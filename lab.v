==> flow/design.v <==
`timescale 1ns / 1ps
module lab(
    input clk,
    input reset,
    input countup,
    output [6:0] SSG_D,
    output [2:0] SSG_EN   
    );
    parameter   IDLE    =   2'b00   ;
    parameter   ST0     =   2'b01   ;
    parameter   ST1     =   2'b11   ;
    reg   [1:0]     c_state ;
    reg   [1:0]     n_state ;
    reg   [3:0]       count   ;
    reg   [6:0]     SSG_D   ;
    wire cnt_enable;	
    always@(*)begin
    case(c_state)
    IDLE:   if(countup == 1'b1)
            n_state = ST0   ;
            else 
            n_state = IDLE   ;
    ST0:    if(countup == 1'b0)
            n_state = ST1   ;
            else 
            n_state = ST0   ;
    ST1:    n_state = IDLE  ;    
    default: n_state = IDLE ;      
    endcase
    end
    always@(posedge clk or posedge reset)
    if(reset)
         c_state  <=  IDLE    ;
    else 
         c_state <=  n_state ;
  assign  cnt_enable = (c_state == ST1)? 1'b1  : 1'b0;  
  always@(negedge clk or posedge reset)begin
  if(reset)
    count   <=  4'b0000;
   else if(cnt_enable) begin
        if(count == 4'b1001)
        count <=    4'b0000;
        else 
        count   <=  count + 1'b1;
   end     
   end
  always@(*)begin                 
   case(count)
   4'b0000: SSG_D = 7'b1000000;  
   4'b0001: SSG_D = 7'b1111001;  
   4'b0010: SSG_D = 7'b0100100;  
   4'b0011: SSG_D = 7'b0110000;  
   4'b0100: SSG_D = 7'b0011001;  
   4'b0101: SSG_D = 7'b0010010;  
   4'b0110: SSG_D = 7'b0000010;  
   4'b0111: SSG_D = 7'b1111000;  
   4'b1000: SSG_D = 7'b0000000;  
   4'b1001: SSG_D = 7'b0010000;  
   default: SSG_D = 7'b1111111;  
   endcase
  end 
  assign        SSG_EN  =   3'b111;    
endmodule
From RTL to reports: lab
The steps from the RTL of lab to its reports follow in flow order.
Line numbers count from 1 in the design file above.
A cell with -- has no value.
- design top: lab
- clock input: clk
- standard-cell library: sky130hd
- timing corner: tt_025C_1v80

Word-level counts
Source: Yosys, flattened and elaborated, memories not mapped. Widths are those after wreduce; folded enables and synchronous resets count as part of the registers. Registers that Yosys merges into a memory's read port (data or address) are not register bits. Print and check cells do not count. Equal cells are merged and count once.
Memory sizes are those after Yosys's memory passes, which may raise the word count (mostly to a power of two), join words into wider ones and drop unused or constant bits.
- memory bits (writable) at 0
- noted output and inout bits: 10
- latch bits: 0
- memories kept: 1
- ROM bits: 112
- noted bits of input ports: 3
- noted clocked read ports x word width: 0
- noted bits in registers: 6
- memory list (memory ; words ; width ; rd ports ; write ports ; line ; RTL):
    (no name shown) ; 16 ; 7 ; 1 ; 0 ; 48 ; case(count)
- noted divide/modulo/power cells: 0
- bitwise operators at 0
- $lt $le $gt $ge: 0
- noted reduce/logical cells: 1
- noted shift-type cells: 0
- noted $mul: 0
- equality and inequality tests: 3
- muxes and demuxes: 5
- add/sub/neg operators: 1
- operator list (cell ; count):
    4-bit by 1-bit adder with 4-bit output (second input constant) ; 1
    4-bit == test (second input constant) ; 1
    2-bit case mux with 2-bit select ; 1
    4-bit 2-to-1 mux ; 1
    2-bit by 1-bit == test with 1-bit output (second input constant) ; 1
    2-bit == test (second input constant) ; 1
    2-bit logical NOT ; 1
    2-bit 2-to-1 mux ; 1
    1-bit 2-to-1 mux ; 2

Logic depth
Yosys ltp: most cells in a row. Word level: on the elaborated netlist, between registers, memories and ports. Mapped: between sequential cells and ports; inverters and the memories' decode and read muxes count.
- word-level depth: 2
- noted ABC_AREA: 0
- gate-level depth with buffers at 5

Mapped cells and area
Source: synth_stat.txt of the flow (Yosys; design flattened, memories mapped). It holds for the ABC_AREA given above (unset counts as 0); a run with the other value may have another netlist.
- cells by type (type ; count ; total area (um2)):
    sky130_fd_sc_hd__dfrtn_1 ; 4 ; 100.096
    sky130_fd_sc_hd__ha_1 ; 5 ; 62.56
    sky130_fd_sc_hd__dfrtp_1 ; 2 ; 50.048
    sky130_fd_sc_hd__nand2b_1 ; 6 ; 37.536
    sky130_fd_sc_hd__o21ai_1 ; 7 ; 35.034
    sky130_fd_sc_hd__nand2_1 ; 9 ; 33.782
    sky130_fd_sc_hd__buf_4 ; 4 ; 30.029
    sky130_fd_sc_hd__dfstp_2 ; 1 ; 26.275
    sky130_fd_sc_hd__nor2_1 ; 7 ; 26.275
    sky130_fd_sc_hd__inv_1 ; 4 ; 15.014
    sky130_fd_sc_hd__o21ai_0 ; 3 ; 15.014
    sky130_fd_sc_hd__a31oi_2 ; 1 ; 12.512
    sky130_fd_sc_hd__a21boi_2 ; 1 ; 11.261
    sky130_fd_sc_hd__buf_6 ; 1 ; 11.261
    sky130_fd_sc_hd__a21oi_1 ; 2 ; 10.01
    sky130_fd_sc_hd__and4b_1 ; 1 ; 10.01
    sky130_fd_sc_hd__a21oi_2 ; 1 ; 8.758
    sky130_fd_sc_hd__a21o_1 ; 1 ; 7.507
Not listed: further types 8, cells in them 8.
- cell area after synthesis: 545.5 um2
- noted mapped cells: 68
- noted sequential part of the area: 176.4 um2
- flip-flops at 7

Add stored flow runs of lab

Record of 2 stored runs of the RTL-to-layout flow on lab, platform sky130hd. The runs are unordered. Constraints: input delay and output delay 20% of the set period each, output load 0.01 pF.
"power" is the tool's figure for a default switching activity; nothing was simulated.

Stored run 1

==> flow/run.sh <==
#!/bin/bash
# the make line also repeats the synthesis and layout settings of config.mk as NAME=value (left out here)
make -C /OpenROAD-flow-scripts/flow DESIGN_CONFIG=/design/flow/config.mk WORK_HOME=/design/flow/orfs CLKGATE_MAP_FILE= finish
==> flow/config.mk <==
export PLATFORM = sky130hd
export DESIGN_NAME = lab
export DESIGN_NICKNAME = lab
export VERILOG_FILES = /design/flow/design.v
export SDC_FILE = /design/flow/constraint.sdc
export NUM_CORES = 4
export LEC_CHECK = 0
export CAP_MARGIN = 20
export CELL_PAD_IN_SITES_DETAIL_PLACEMENT = 0
export CORE_MARGIN = 7
export CORE_UTILIZATION = 47
export CTS_CLUSTER_DIAMETER = 378
export CTS_CLUSTER_SIZE = 73
export MAX_ROUTING_LAYER = met4
export MIN_ROUTING_LAYER = met2
export PLACE_DENSITY_LB_ADDON = 0.03
export SETUP_SLACK_MARGIN = 1.24
export SLEW_MARGIN = 20
==> flow/constraint.sdc <==
create_clock -name core_clock -period 4.46 [get_ports {clk}]
set_input_delay 0.8920 -clock core_clock [delete_from_list [all_inputs] [get_ports {clk}]]
set_output_delay 0.8920 -clock core_clock [all_outputs]
set_load 0.01 [all_outputs]

Measured in stored run 1:
- noted the power: 0.6073 mW
- noted the worst setup slack after layout: -228 ps
- die area at 2310.7 um2
- utilization in the final report: 84.6%
- worst-case hold slack at 488 ps
- final setup TNS at -1053 ps
- noted the cell area after synthesis: 545.5 um2

Stored run 2

==> flow/run.sh <==
#!/bin/bash
# the make line also repeats the synthesis and layout settings of config.mk as NAME=value (left out here)
make -C /OpenROAD-flow-scripts/flow DESIGN_CONFIG=/design/flow/config.mk WORK_HOME=/design/flow/orfs CLKGATE_MAP_FILE= finish
==> flow/config.mk <==
export PLATFORM = sky130hd
export DESIGN_NAME = lab
export DESIGN_NICKNAME = lab
export VERILOG_FILES = /design/flow/design.v
export SDC_FILE = /design/flow/constraint.sdc
export NUM_CORES = 4
export LEC_CHECK = 0
export CAP_MARGIN = 20
export CORE_MARGIN = 2
export CORE_UTILIZATION = 40
export SLEW_MARGIN = 20
==> flow/constraint.sdc <==
create_clock -name core_clock -period 5.94 [get_ports {clk}]
set_input_delay 1.1880 -clock core_clock [delete_from_list [all_inputs] [get_ports {clk}]]
set_output_delay 1.1880 -clock core_clock [all_outputs]
set_load 0.01 [all_outputs]

Measured in stored run 2:
- noted the power: 0.3129 mW
- noted the worst setup slack after layout: 122 ps
- die area at 1675.3 um2
- utilization in the final report: 53.9%
- worst-case hold slack at 497 ps
- final setup TNS at 0 ps
- noted the cell area after synthesis: 545.5 um2
